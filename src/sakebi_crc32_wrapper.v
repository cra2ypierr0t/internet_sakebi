==> flow/design.v <==
module sakebi_crc32_calculator #(
  parameter DATA_WIDTH      = 8,
  parameter CRC_WIDTH       = 32,
  parameter INPUT_WIDTH     = DATA_WIDTH * 5,
  parameter OUTPUT_WIDTH    = DATA_WIDTH * 4,
  parameter CRC             = 32'h04C11DB7
) (
  input wire    i_clk,
  input wire    [INPUT_WIDTH-1:0]   i_data,
  output wire   [OUTPUT_WIDTH-1:0]  o_data
);
  wire [CRC_WIDTH-1:0]  w_inter_crc[DATA_WIDTH-1:0];
  generate
    genvar i;
    for(i = 0; i < DATA_WIDTH; i = i + 1) begin : GEN_CRC_CHAIN
      if(i == 0) begin
        assign w_inter_crc[0] = i_data[INPUT_WIDTH-2:INPUT_WIDTH-1-CRC_WIDTH] ^ (i_data[INPUT_WIDTH-1] ? CRC : {CRC_WIDTH{1'b0}});
      end else begin
        assign w_inter_crc[i] = {w_inter_crc[i-1][CRC_WIDTH-2:0], i_data[DATA_WIDTH-1-i]} ^ (w_inter_crc[i-1][CRC_WIDTH-1] ? CRC : {CRC_WIDTH{1'b0}});
      end
    end
  endgenerate
  assign o_data =  w_inter_crc[DATA_WIDTH-1][OUTPUT_WIDTH-1:0];
endmodule
module sakebi_crc32_wrapper #(
  parameter DATA_WIDTH      = 8
) (
  input wire                        i_axis_ACLK,
  input wire                        i_axis_ARESETn,
  input wire                        i_axis_TVALID,
  output reg                        o_axis_TREADY,
  input wire    [DATA_WIDTH-1:0]    i_axis_TDATA,
  output reg                        o_axis_TVALID,
  output reg    [DATA_WIDTH*4-1:0]  o_axis_TDATA
);
  parameter CRC_WIDTH       = 32;
  parameter INPUT_WIDTH     = DATA_WIDTH * 5;
  parameter OUTPUT_WIDTH    = DATA_WIDTH * 4;
  parameter CRC             = 32'h04C11DB7;
  reg [7:0]                 r_fifo_cnt = 8'h00;
  reg [DATA_WIDTH*5-1:0]    r_fifo;
  wire  [CRC_WIDTH-1:0]     w_crc;
  function [7:0] reflector;
    input [7:0] i_data;
    begin
      reflector = {i_data[0], i_data[1], i_data[2], i_data[3], i_data[4], i_data[5], i_data[6], i_data[7]};
    end
  endfunction
  function [DATA_WIDTH*4-1:0] output_reflector;
    input [DATA_WIDTH*4-1:0] i_data;
    begin
      output_reflector = {reflector(i_data[DATA_WIDTH-1:0]), reflector(i_data[DATA_WIDTH*2-1:DATA_WIDTH]), reflector(i_data[DATA_WIDTH*3-1:DATA_WIDTH*2]), reflector(i_data[DATA_WIDTH*4-1:DATA_WIDTH*3])};
    end
  endfunction
  reg [7:0] r_crc_state;
  localparam CRC_IDLE       = 8'h00;
  localparam CRC_FIRST4BYTE = 8'h01;
  localparam CRC_FOLLOWDATA = 8'h02;
  localparam CRC_ZEROS      = 8'h03;
  localparam CRC_SENDCRC    = 8'h04;
  always @(posedge i_axis_ACLK, negedge i_axis_ARESETn) begin
    if(!i_axis_ARESETn) begin
      r_crc_state   <= CRC_IDLE;
      r_fifo_cnt    <= 8'h00;
      r_fifo        <= {DATA_WIDTH*5{1'b0}};
      o_axis_TDATA  <= {DATA_WIDTH*4{1'b0}};
      o_axis_TVALID <= 1'b0;
      o_axis_TREADY <= 1'b1;
    end else begin
      case(r_crc_state)
        CRC_IDLE        : begin
          o_axis_TREADY <= 1'b1;
          if(i_axis_TVALID) begin
            o_axis_TDATA    <= {DATA_WIDTH*4{1'b0}};
            o_axis_TVALID   <= 1'b0;
            r_crc_state     <= CRC_FIRST4BYTE;
            r_fifo_cnt      <= r_fifo_cnt + 8'h01;
            r_fifo          <= {r_fifo[DATA_WIDTH*4-1:0], ~reflector(i_axis_TDATA)};
          end else begin
            o_axis_TDATA    <= o_axis_TDATA;
            o_axis_TVALID   <= o_axis_TVALID;
            r_crc_state     <= CRC_IDLE;
            r_fifo_cnt      <= 8'h00;
            r_fifo          <= {DATA_WIDTH*5{1'b0}};
          end
        end
        CRC_FIRST4BYTE  : begin
          r_fifo    <= {r_fifo[DATA_WIDTH*4-1:0], ~reflector(i_axis_TDATA)};
          if(r_fifo_cnt == 8'h03) begin
            r_crc_state <= CRC_FOLLOWDATA;
            r_fifo_cnt  <= 8'h00;
          end else begin
            r_crc_state <= CRC_FIRST4BYTE;
            r_fifo_cnt  <= r_fifo_cnt + 8'h01;
          end
        end
        CRC_FOLLOWDATA  : begin
          if(i_axis_TVALID) begin
            r_crc_state <= CRC_FOLLOWDATA;
            r_fifo      <= {w_crc, reflector(i_axis_TDATA)};
          end else begin
            r_crc_state <= CRC_ZEROS;
            r_fifo      <= {w_crc, 8'h00};
            r_fifo_cnt  <= r_fifo_cnt + 8'h01;
            o_axis_TREADY <= 1'b0;
          end
        end
        CRC_ZEROS       : begin
          r_fifo    <= {w_crc, 8'h00};
          if(r_fifo_cnt == 8'h03) begin
            r_crc_state <= CRC_SENDCRC;
            r_fifo_cnt  <= 8'h00;
          end else begin
            r_crc_state <= CRC_ZEROS;
            r_fifo_cnt  <= r_fifo_cnt + 8'h01;
          end
        end
        CRC_SENDCRC     : begin
          r_crc_state   <= CRC_IDLE;
          o_axis_TVALID <= 1'b1;
          o_axis_TDATA  <= ~output_reflector(w_crc);
          o_axis_TREADY <= 1'b1;
        end
        default         : begin
          r_crc_state   <= CRC_IDLE;
        end
      endcase
    end
  end
  sakebi_crc32_calculator #(
    .DATA_WIDTH     (DATA_WIDTH     ),
    .CRC_WIDTH      (CRC_WIDTH      ),
    .INPUT_WIDTH    (INPUT_WIDTH    ),
    .OUTPUT_WIDTH   (OUTPUT_WIDTH   ),
    .CRC            (CRC            )
  ) crc32_calc (
    .i_clk  (i_axis_ACLK    ),
    .i_data (r_fifo         ),
    .o_data (w_crc          )
  );
endmodule
### From RTL to reports: sakebi_crc32_wrapper

The steps from the RTL of sakebi_crc32_wrapper to its reports follow in flow order.
Line numbers count from 1 in the design file above.
A cell with -- has no value.

* design top: sakebi_crc32_wrapper
* clock port: i_axis_ACLK
* cell library: sky130hd
* timing corner: tt_025C_1v80

### After elaboration

Counts by Yosys on the flattened word-level netlist (proc, flatten, opt, wreduce; memories kept). Register bits leave out memories and registers merged into their read ports (data or address). Print and check cells are left out.

* elaborated cells: 59
* output and inout bits: 34
* flip-flop bits (word level): 90

* multiplexer cells: 26
* bitwise gates (word level): 10
* reduce/logical cells: 9
* equal/unequal tests: 7
* add/subtract/negate cells: 1

Operators by type and width (number)
* bitwise XOR 32 bit: 7
* two-way mux 27 bit: 8
* case mux 40 bit (select 4 bit): 1
* case mux 32 bit (select 2 bit): 1
* two-way mux 40 bit: 1
* bitwise XOR 32 x 27 -> 32 bit: 1
* inverter 32 bit: 1
* case mux 8 bit (select 4 bit): 1
* two-way mux 32 bit: 1
* two-way mux 8 bit: 4
* == test 8 x 2 -> 1 bit with constant B: 3
* case mux 8 bit (select 3 bit): 1
* adder 8 x 1 -> 8 bit with constant B: 1
* == test 8 x 1 -> 1 bit with constant B: 1
* == test 8 x 3 -> 1 bit with constant B: 1
* inverter 8 bit: 1
* zero test 8 bit: 1
* AND reduction 2 bit: 3
* != test 2 bit with constant B: 2
* nonzero test 2 bit: 2
* OR reduction 2 bit: 2
* nonzero test 4 bit: 1
* case mux 1 bit (select 2 bit): 2
* two-way mux 1 bit: 4
* two-way mux 3 bit: 1
* two-way mux 2 bit: 1

### Logic depth

Depth = most cells in a row (Yosys ltp): at word level without a register or memory, in the mapped netlist without a sequential cell, where the memories' decode and read muxes count.

* word-level depth: 18
* ABC_AREA: 0
* gate-level depth with buffers: 8
* mapped depth without buffers: 6

### Netlist

Yosys stat after the flow's synthesis: flattened, memories mapped to cells. It holds for the ABC_AREA given above (unset counts as 0); a run with the other value may have another netlist.
Totals and module areas in this step are rounded.

Cells by type
* sky130_fd_sc_hd__dfrtp_1: number 85, total area 2127.04 um^2
* sky130_fd_sc_hd__xnor2_1: number 46, total area 402.886 um^2
* sky130_fd_sc_hd__o21ai_0: number 68, total area 340.326 um^2
* sky130_fd_sc_hd__nand2_1: number 62, total area 232.723 um^2
* sky130_fd_sc_hd__nor2_1: number 58, total area 217.709 um^2
* sky130_fd_sc_hd__xor2_1: number 24, total area 210.202 um^2
* sky130_fd_sc_hd__a21oi_1: number 28, total area 140.134 um^2
* sky130_fd_sc_hd__clkbuf_1: number 19, total area 71.318 um^2
* sky130_fd_sc_hd__a221oi_1: number 8, total area 70.067 um^2
* sky130_fd_sc_hd__xnor2_4: number 2, total area 55.053 um^2
* sky130_fd_sc_hd__a21o_1: number 7, total area 52.55 um^2
* sky130_fd_sc_hd__a22oi_1: number 7, total area 52.55 um^2
* sky130_fd_sc_hd__dfstp_2: number 2, total area 52.55 um^2
* sky130_fd_sc_hd__xnor2_2: number 3, total area 48.797 um^2
* sky130_fd_sc_hd__nor4_4: number 2, total area 42.541 um^2
* sky130_fd_sc_hd__buf_2: number 7, total area 35.034 um^2
* sky130_fd_sc_hd__nor3_1: number 7, total area 35.034 um^2
* sky130_fd_sc_hd__buf_6: number 3, total area 33.782 um^2

Other cell types: 24; their cells: 45.

* standard cells after synthesis: 483
* flip-flop cells: 87
* chip area (Yosys): 4600 um^2
* buffers: 33

By module: a second synthesis without flattening, with its own total; a netlist apart from the flattened one above.

* cells (unflattened synthesis): 430
* area total of the unflattened synthesis: 4500 um^2

Each row is one instance without its submodules.

By module
* sakebi_crc32_wrapper: area 3600 um^2, cells 360, times used 1
* sakebi_crc32_calculator: area 910 um^2, cells 70, times used 1

### Worst setup path after synthesis

Source: OpenSTA report_checks on the synthesized netlist (no wires, ideal clock, input and output delay 20% of the period each), path of least setup slack; recovery checks are left aside. Register names are those of the netlist, which keeps one name where synthesis merged equal registers.

* path kind: register to register
* start: reg r_fifo_cnt[0]
* end: reg r_fifo_cnt[2]
* period: 2440 ps
* slack: 604 ps
* path buffers: 0
* stages on the path: 7
* delay of the path: 1835 ps
* data required time: 2314 ps
* time at the first pin: 0 ps
* arrival time: 1709 ps
* synthesis period reached: 1836 ps

"delay of the path" = arrival - input delay + setup time.
"stages on the path" counts driving pins, that of a launching flip-flop among them; a cell with two outputs on the path counts twice.
"synthesis period reached" is the clock period less the worst setup slack; recovery checks do not enter. This is arithmetic on one report: input and output delays are still those of the set period (20% each).
The rows between start and end are the longest chain of elaborated cells between them; the timing report does not say that the signal goes this way. Where chains are equally long, one stands for them.
Each line given opens the expression or statement behind the cell; cells for indexed reads and writes are added by Yosys, which also makes memories of some case tables.
At most two assigning lines are given for a register; there are more.

* path through: sky130_fd_sc_hd__dfrtp_1 sky130_fd_sc_hd__ha_1 sky130_fd_sc_hd__or4b_4 sky130_fd_sc_hd__nor4_4 sky130_fd_sc_hd__o21ai_0 sky130_fd_sc_hd__a21oi_2 sky130_fd_sc_hd__nor2_1
* cells in the longest elaborated chain: 3
* elaborated cells between the ends (all ways): 6
* classes of those cells: add/sub: 1; eq/ne: 1; mux: 4

Ends and longest elaborated chain, post-synthesis
* start, declared: line 40 `reg [7:0]                 r_fifo_cnt = 8'h00;`
* start, assigned: line 77 `r_fifo_cnt      <= r_fifo_cnt + 8'h01;`
* start, assigned: line 94 `r_fifo_cnt  <= r_fifo_cnt + 8'h01;`
* adder 8 x 1 -> 8 bit: line 94
* two-way mux 8 bit: line 89 `if(r_fifo_cnt == 8'h03) begin`
* case mux 8 bit (select 3 bit): line 70 `case(r_crc_state)`
* end, assigned: line 77
* end, assigned: line 94
* end, declared: line 40

### Timing after layout

From the final timing report of record 2: the path of least setup slack in the routed layout; clock arrival at registers is part of the times.
The report prints the path's times to 10 ps; the period is as set.

* path kind: input to register
* start: in i_axis_TVALID
* end: reg r_fifo[12]
* data required time: 3590 ps
* arrival time: 2470 ps
* slack: 1120 ps
* period: 3380 ps
* time at the first pin: 680 ps
* path buffers: 1
* stages on the path: 4
* external input delay: 680 ps

The rows between start and end are the longest chain of elaborated cells between them; the timing report does not say that the signal goes this way. Where chains are equally long, one stands for them.
At most two assigning lines are given for a register; there are more.

* path through: sky130_fd_sc_hd__clkdlybuf4s50_1 sky130_fd_sc_hd__a21o_1 sky130_fd_sc_hd__a221oi_1 sky130_fd_sc_hd__nor2_1
* cells in the longest elaborated chain: 2
* elaborated cells between the ends (all ways): 2
* source lines of those cells: 2
* classes of those cells: mux: 2

Ends and longest elaborated chain, post-layout
* start, declared: line 30 `input wire                        i_axis_TVALID,`
* two-way mux 40 bit: line 73 `if(i_axis_TVALID) begin`
* case mux 40 bit (select 4 bit): line 70 `case(r_crc_state)`
* end, assigned: line 78 `r_fifo          <= {r_fifo[DATA_WIDTH*4-1:0], ~reflector(i_axis_TDATA)};`
* end, assigned: line 88 `r_fifo    <= {r_fifo[DATA_WIDTH*4-1:0], ~reflector(i_axis_TDATA)};`
* end, declared: line 41 `reg [DATA_WIDTH*5-1:0]    r_fifo;`

FLOW RESULTS
============

Top module sakebi_crc32_wrapper; platform sky130hd; tools Yosys and OpenROAD; 2 stored runs in no particular order. Input and output delays are each 20% of the period that was set; the output load is 0.01 pF.
"reached clock period" means the clock period less the worst setup slack. The figure is calculated, with input and output delays left at 20% of the set period.
"critical path time" means the part of the period allowed to the worst setup path (the constraints hold back 20% at inputs and 20% at outputs) less its slack; where the path has registers, the arrival times of their clocks count too.
"critical path time" is given in steps of 10 ps.
The measured numbers are rounded.

### Record 1

==> flow/run.sh <==
#!/bin/bash
# the make line also repeats the synthesis and layout settings of config.mk as NAME=value (left out here)
make -C /OpenROAD-flow-scripts/flow DESIGN_CONFIG=/design/flow/config.mk WORK_HOME=/design/flow/orfs CLKGATE_MAP_FILE= finish
==> flow/config.mk <==
export PLATFORM = sky130hd
export DESIGN_NAME = sakebi_crc32_wrapper
export DESIGN_NICKNAME = sakebi_crc32_wrapper
export VERILOG_FILES = /design/flow/design.v
export SDC_FILE = /design/flow/constraint.sdc
export NUM_CORES = 4
export LEC_CHECK = 0
export ABC_AREA = 0
export CAP_MARGIN = 20
export CELL_PAD_IN_SITES_GLOBAL_PLACEMENT = 3
export CORE_MARGIN = 2
export CORE_UTILIZATION = 52
export GPL_TIMING_DRIVEN = 1
export MAX_ROUTING_LAYER = met4
export PLACE_DENSITY_LB_ADDON = 0.27
export SLEW_MARGIN = 20
==> flow/constraint.sdc <==
create_clock -name core_clock -period 1.97 [get_ports {i_axis_ACLK}]
set_input_delay 0.3940 -clock core_clock [delete_from_list [all_inputs] [get_ports {i_axis_ACLK}]]
set_output_delay 0.3940 -clock core_clock [all_outputs]
set_load 0.01 [all_outputs]

Outcome of record 1: unfinished; error FLW-0024 in placement

### Record 2

==> flow/run.sh <==
#!/bin/bash
# the make line also repeats the synthesis and layout settings of config.mk as NAME=value (left out here)
make -C /OpenROAD-flow-scripts/flow DESIGN_CONFIG=/design/flow/config.mk WORK_HOME=/design/flow/orfs CLKGATE_MAP_FILE= finish
==> flow/config.mk <==
export PLATFORM = sky130hd
export DESIGN_NAME = sakebi_crc32_wrapper
export DESIGN_NICKNAME = sakebi_crc32_wrapper
export VERILOG_FILES = /design/flow/design.v
export SDC_FILE = /design/flow/constraint.sdc
export NUM_CORES = 4
export LEC_CHECK = 0
export CAP_MARGIN = 35
export CORE_MARGIN = 9
export CORE_UTILIZATION = 23
export GPL_TIMING_DRIVEN = 1
export MAX_ROUTING_LAYER = met5
export MIN_ROUTING_LAYER = met1
export PLACE_DENSITY_LB_ADDON = 0.09
export SLEW_MARGIN = 5
==> flow/constraint.sdc <==
create_clock -name core_clock -period 3.38 [get_ports {i_axis_ACLK}]
set_input_delay 0.6760 -clock core_clock [delete_from_list [all_inputs] [get_ports {i_axis_ACLK}]]
set_output_delay 0.6760 -clock core_clock [all_outputs]
set_load 0.01 [all_outputs]

Results of record 2:
- Post-synthesis cell area: 4600 um^2
- Die area: 25000 um^2
- Standard-cell area after layout: 5700 um^2
- Post-route utilization: 29%
- Worst slack on setup checks: 1100 ps
- Final setup TNS: 0 ps
- Reached clock period: 2257 ps
- Critical path time: 1580 ps
- Worst setup path type: input to register
