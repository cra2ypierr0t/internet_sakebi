==> flow/design.v <==
module sakebi_ethernet_frame_rx #(
  parameter DATA_WIDTH      = 8,
  parameter MAC_ADDR_WIDTH  = DATA_WIDTH*6,
  parameter ETHERTYPE_WIDTH = DATA_WIDTH*2
) (
  input  wire                       i_axis_ACLK,
  input  wire                       i_axis_ARESETn,
  input  wire                       i_axis_TVALID,
  output reg                        o_axis_TREADY,
  input wire [DATA_WIDTH-1:0]       i_axis_TDATA,
  output reg                        o_axis_TVALID,
  input wire                        i_axis_TREADY,
  output reg [DATA_WIDTH-1:0]       o_axis_TDATA,
  output reg [MAC_ADDR_WIDTH-1:0]   o_src_mac_addr,
  output reg [MAC_ADDR_WIDTH-1:0]   o_dst_mac_addr,
  output reg [ETHERTYPE_WIDTH-1:0]  o_ethertype,
  input wire                        i_specify_mac_en,
  input wire [MAC_ADDR_WIDTH-1:0]   i_mac_addr,
  input wire                        i_specify_ethertype_en,
  input wire [ETHERTYPE_WIDTH-1:0]  i_ethertype
);
  reg                   r_tvalid;
  reg [DATA_WIDTH-1:0]  r_tdata;
  reg [MAC_ADDR_WIDTH-1:0]  r_dst_mac_addr;
  reg [MAC_ADDR_WIDTH-1:0]  r_src_mac_addr;
  reg [ETHERTYPE_WIDTH-1:0] r_ethertype;
  localparam ETHER_IDLE         = 8'h00;
  localparam ETHER_MAC_DST      = 8'h01;
  localparam ETHER_MAC_SRC      = 8'h02;
  localparam ETHER_ETHERTYPE    = 8'h03;
  localparam ETHER_PAYLOAD      = 8'h04;
  reg [7:0] r_ether_state;
  reg [7:0] r_mac_cnt;
  reg [7:0] r_ethertype_cnt;
  always @(posedge i_axis_ACLK, negedge i_axis_ARESETn) begin
    if(!i_axis_ARESETn) begin
      r_tvalid  <= 1'b0;
      r_tdata   <= {DATA_WIDTH{1'b0}};
    end else begin
      r_tvalid  <= i_axis_TVALID;
      r_tdata   <= i_axis_TDATA;
    end
  end
  always @(posedge i_axis_ACLK, negedge i_axis_ARESETn) begin
    if(!i_axis_ARESETn) begin
      r_ether_state     <= ETHER_IDLE;
      r_mac_cnt         <= 8'h00;
      r_ethertype_cnt   <= 8'h00;
      r_dst_mac_addr    <= {MAC_ADDR_WIDTH{1'b0}};
      r_src_mac_addr    <= {MAC_ADDR_WIDTH{1'b0}};
    end else begin
      case(r_ether_state)
        ETHER_IDLE      : begin
          if(r_tvalid) begin
            r_ether_state   <= ETHER_MAC_DST;
            r_mac_cnt       <= r_mac_cnt + 8'h01;
            r_dst_mac_addr  <= {r_dst_mac_addr[MAC_ADDR_WIDTH-9:0], r_tdata};
          end else begin
            r_ether_state   <= r_ether_state;
            r_mac_cnt       <= 8'h00;
            r_dst_mac_addr  <= {MAC_ADDR_WIDTH{1'b0}};
          end
        end
        ETHER_MAC_DST   : begin
          if(r_mac_cnt == 8'h05) begin
            r_mac_cnt       <= 8'h00;
            r_ether_state   <= ETHER_MAC_SRC;
          end else begin
            r_mac_cnt       <= r_mac_cnt + 8'h01;
            r_ether_state   <= r_ether_state;
          end
          r_dst_mac_addr    <= {r_dst_mac_addr[MAC_ADDR_WIDTH-9:0], r_tdata};
        end
        ETHER_MAC_SRC   : begin
          if(r_mac_cnt == 8'h05) begin
            r_mac_cnt       <= 8'h00;
            r_ether_state   <= ETHER_ETHERTYPE;
          end else begin
            r_mac_cnt       <= r_mac_cnt + 8'h01;
            r_ether_state   <= r_ether_state;
          end
          r_src_mac_addr    <= {r_src_mac_addr[MAC_ADDR_WIDTH-9:0], r_tdata};
        end
        ETHER_ETHERTYPE : begin
          if(r_ethertype_cnt == 8'h01) begin
            r_ethertype_cnt <= 8'h00;
            r_ether_state   <= ETHER_PAYLOAD;
          end else begin
            r_ethertype_cnt <= r_ethertype_cnt + 8'h01;
            r_ether_state   <= r_ether_state;
          end
          r_ethertype   <= {r_ethertype[ETHERTYPE_WIDTH-9:0], r_tdata};
        end
        ETHER_PAYLOAD   : begin
          o_axis_TVALID     <= r_tvalid;
          o_src_mac_addr    <= r_src_mac_addr;
          o_dst_mac_addr    <= r_dst_mac_addr;
          o_ethertype       <= r_ethertype;
          o_axis_TDATA      <= r_tdata;
          if(r_tvalid == 1'b0) begin
            r_ether_state   <= ETHER_IDLE;
          end else begin
            r_ether_state   <= r_ether_state;
          end
        end
        default         : begin
          r_ether_state     <= ETHER_IDLE;
        end
      endcase
    end
  end
endmodule
Tool chain data of sakebi_ethernet_frame_rx
What the tools print for sakebi_ethernet_frame_rx, step after step.
Line numbers count from 1 in the design file above.
Cell names lack the library's common part.
{"block": "inputs", "top_module": "sakebi_ethernet_frame_rx", "clock": "i_axis_ACLK", "lib": "sky130hd", "corner": "tt_025C_1v80"}

Word-level counts
Source: Yosys, flattened and elaborated, memories not mapped. Widths are those after wreduce. Registers that Yosys merges into a memory's read port (data or address) are not register bits. Print and check cells do not count. Equal cells are merged and count once.
{"block": "bits", "reg_bits": 266, "input_bits": 78, "output_inout_bits": 122, "elab_cells": 45}
{"block": "op_classes", "add_sub_neg": 2, "equal": 11, "mux": 12, "n_reduce_logical": 7}
{"block": "op_table", "op": "48-bit case mux with 2-bit select", "n": 1}
{"block": "op_table", "op": "8-bit 2-to-1 mux", "n": 8}
{"block": "op_table", "op": "48-bit 2-to-1 mux", "n": 1}
{"block": "op_table", "op": "8-bit case mux with 5-bit select", "n": 1}
{"block": "op_table", "op": "8-bit by 1-bit adder with 8-bit output with constant B", "n": 2}
{"block": "op_table", "op": "8-bit by 1-bit equality test with 1-bit output with constant B", "n": 2}
{"block": "op_table", "op": "8-bit by 2-bit equality test with 1-bit output with constant B", "n": 2}
{"block": "op_table", "op": "8-bit by 3-bit equality test with 1-bit output with constant B", "n": 2}
{"block": "op_table", "op": "8-bit case mux with 2-bit select", "n": 1}
{"block": "op_table", "op": "2-bit inequality test with constant B", "n": 5}
{"block": "op_table", "op": "8-bit logical NOT", "n": 1}
{"block": "op_table", "op": "5-bit AND reduction", "n": 1}
{"block": "op_table", "op": "2-bit AND reduction", "n": 2}
{"block": "op_table", "op": "3-bit nonzero test", "n": 1}
{"block": "op_table", "op": "2-bit nonzero test", "n": 1}
{"block": "op_table", "op": "2-bit OR reduction", "n": 1}

Logic depth
Longest topological path by Yosys (ltp), each cell counted once; first at word level (registers and memories cut), then after technology mapping (sequential cells cut; the memories' decode and read muxes count).
{"block": "depth", "ltp_word": 3, "ABC_AREA": 0, "mapped_depth": 5, "mapped_depth_nobuf": 5}

Mapped cells and area
Source: synth_stat.txt of the flow (Yosys; design flattened, memories mapped). It holds for the ABC_AREA given above (unset counts as 0); a run with the other value may have another netlist.
The area totals of this step are shown rounded.
{"block": "synth_totals", "cell_count": 461, "synth_area_um2": 8900, "sequential_area_um2": 7300, "flip_flops": 263, "buf_cells": 20}
{"block": "types", "cell_type": "edfxtp_1", "n": 137, "type_area_um2": 4.11E+03}
{"block": "types", "cell_type": "dfrtp_1", "n": 125, "type_area_um2": 3128}
{"block": "types", "cell_type": "mux2_2", "n": 48, "type_area_um2": 540.518}
{"block": "types", "cell_type": "a22o_1", "n": 49, "type_area_um2": 429.162}
{"block": "types", "cell_type": "buf_2", "n": 12, "type_area_um2": 60.058}
{"block": "types", "cell_type": "ha_1", "n": 4, "type_area_um2": 50.048}
{"block": "types", "cell_type": "a21oi_1", "n": 6, "type_area_um2": 30.029}
{"block": "types", "cell_type": "nor2_1", "n": 8, "type_area_um2": 30.029}
{"block": "types", "cell_type": "o31ai_1", "n": 4, "type_area_um2": 30.029}
{"block": "types", "cell_type": "or4_1", "n": 4, "type_area_um2": 30.029}
{"block": "types", "cell_type": "dfstp_2", "n": 1, "type_area_um2": 26.275}
{"block": "types", "cell_type": "xnor2_1", "n": 3, "type_area_um2": 26.275}
{"block": "types", "cell_type": "xor2_1", "n": 3, "type_area_um2": 26.275}
{"block": "types", "cell_type": "nand4_1", "n": 4, "type_area_um2": 25.024}
{"block": "types", "cell_type": "buf_4", "n": 3, "type_area_um2": 22.522}
{"block": "types", "cell_type": "inv_1", "n": 6, "type_area_um2": 22.522}
{"block": "types", "cell_type": "o31ai_4", "n": 1, "type_area_um2": 21.27}
{"block": "types", "cell_type": "nand3_1", "n": 4, "type_area_um2": 20.019}
Not listed: further types 25, cells in them 39.

Path before layout
Source: OpenSTA report_checks on the synthesized netlist (no wires, ideal clock, input and output delay 20% of the period each), path of least setup slack; recovery checks are left aside. Register names are those of the netlist, which keeps one name where synthesis merged equal registers.
{"block": "synth_path", "path_type": "in2reg", "startpoint": "input port i_axis_ARESETn", "endpoint": "register o_axis_TDATA[0]", "clock_period_ns": 6.37, "setup_time_ns": 0.494, "arrival_time_ns": 4.037, "t_required_ns": 5.876, "setup_slack_ns": 1.839, "path_delay_ns": 3.257, "path_stages": 1, "synth_period_reached_ns": 4.531}
"path_delay_ns" = arrival - input delay + setup time.
"path_stages" counts driving pins, that of a launching flip-flop among them; a cell with two outputs on the path counts twice.
"synth_period_reached_ns" is the clock period less the worst setup slack; recovery checks do not enter. This is arithmetic on one report: input and output delays are still those of the set period (20% each).
The rows between start and end are the longest chain of elaborated cells between them; the timing report does not say that the signal goes this way. Where chains are equally long, one stands for them.
Each line given opens the expression or statement behind the cell; cells for indexed reads and writes are added by Yosys, which also makes memories of some case tables.
{"block": "synth_via", "path_cell_list": "and2_1", "elab_chain_cells": 1}
{"block": "synth_lines", "element": "from (decl)", "line": 7, "rtl": "input  wire                       i_axis_ARESETn,"}
{"block": "synth_lines", "element": "2-bit AND reduction"}
{"block": "synth_lines", "element": "to (assign)", "line": 99, "rtl": "o_axis_TDATA      <= r_tdata;"}
{"block": "synth_lines", "element": "to (decl)", "line": 13, "rtl": "output reg [DATA_WIDTH-1:0]       o_axis_TDATA,"}

Timing after layout
Path of least setup slack in the final report of job 1 (OpenROAD, finished layout, wires in). Where an end is a register, its clock arrival counts in the times.
{"block": "layout_path", "path_type": "reg2out", "startpoint": "register o_dst_mac_addr[16]", "endpoint": "output port o_dst_mac_addr[16]", "clock_period_ns": 2.54, "output_delay_ns": 0.51, "arrival_time_ns": 1.22, "t_required_ns": 2.03, "setup_slack_ns": 0.81, "path_stages": 2}
{"block": "layout_via", "path_cell_list": "edfxtp_1 -> dlygate4sd2_1", "elab_chain_cells": 0}
{"block": "layout_lines", "element": "from (decl)", "line": 15, "rtl": "output reg [MAC_ADDR_WIDTH-1:0]   o_dst_mac_addr,"}
{"block": "layout_lines", "element": "from (assign)", "line": 97, "rtl": "o_dst_mac_addr    <= r_dst_mac_addr;"}
{"block": "layout_lines", "element": "to (decl)", "line": 15}

## Implementation results

Settings and measured results of 2 stored flow runs for module sakebi_ethernet_frame_rx (sky130hd), not sorted in any way. The constraints put input and output delay at 20% of the set period each and load the outputs with 0.01 pF.
"clock_period_reached_ns": clock period set for the run, less the worst setup slack. It is reckoned from that one timing run; input and output delays stay at 20% of the period that was set.
"worst_path_allowed_less_slack_ns" = time allowed to the worst setup path (clock period - input delay - output delay, where it has them) - its slack; a late launch clock adds to it, a late capture clock takes from it.
"totalPower_uw" rests on the timing tool's default activity at the inputs, not on a simulated workload.
Values from the reports are rounded here.

{"run": "job 1", "settings": { "period_ns": 2.54, "CORE_UTILIZATION": 24, "SETUP_SLACK_MARGIN": 0.76, "PLACE_DENSITY": 0.49, "ABC_AREA": 0, "GPL_TIMING_DRIVEN": 1, "GPL_ROUTABILITY_DRIVEN": 0, "CTS_CLUSTER_DIAMETER": 189, "MIN_ROUTING_LAYER": "met1", "CAP_MARGIN": 20, "CORE_MARGIN": 2, "SLEW_MARGIN": 20 }, "results": { "yosys_chip_area_um2": 8900, "die_area_um2": 39000, "final_cell_area_um2": 12000, "utilization_pct": 32, "setup_worst_slack_ns": 0.81, "tns_setup_ns": 0.000, "totalPower_uw": 8800, "clock_period_reached_ns": 1.726, "worst_path_allowed_less_slack_ns": 1.22, "critical_path_type": "reg2out" }}
{"run": "job 2", "settings": { "period_ns": 5.44, "CORE_UTILIZATION": 25, "PLACE_DENSITY_LB_ADDON": 0.25, "CORE_MARGIN": 2, "MIN_ROUTING_LAYER": "met2", "MAX_ROUTING_LAYER": "met5", "CAP_MARGIN": 20, "SLEW_MARGIN": 20 }, "results": { "yosys_chip_area_um2": 8900, "die_area_um2": 37000, "final_cell_area_um2": 12000, "utilization_pct": 33, "setup_worst_slack_ns": 2.8, "tns_setup_ns": 0.000, "totalPower_uw": 4200, "clock_period_reached_ns": 2.641, "worst_path_allowed_less_slack_ns": 1.55, "critical_path_type": "in2reg" }}
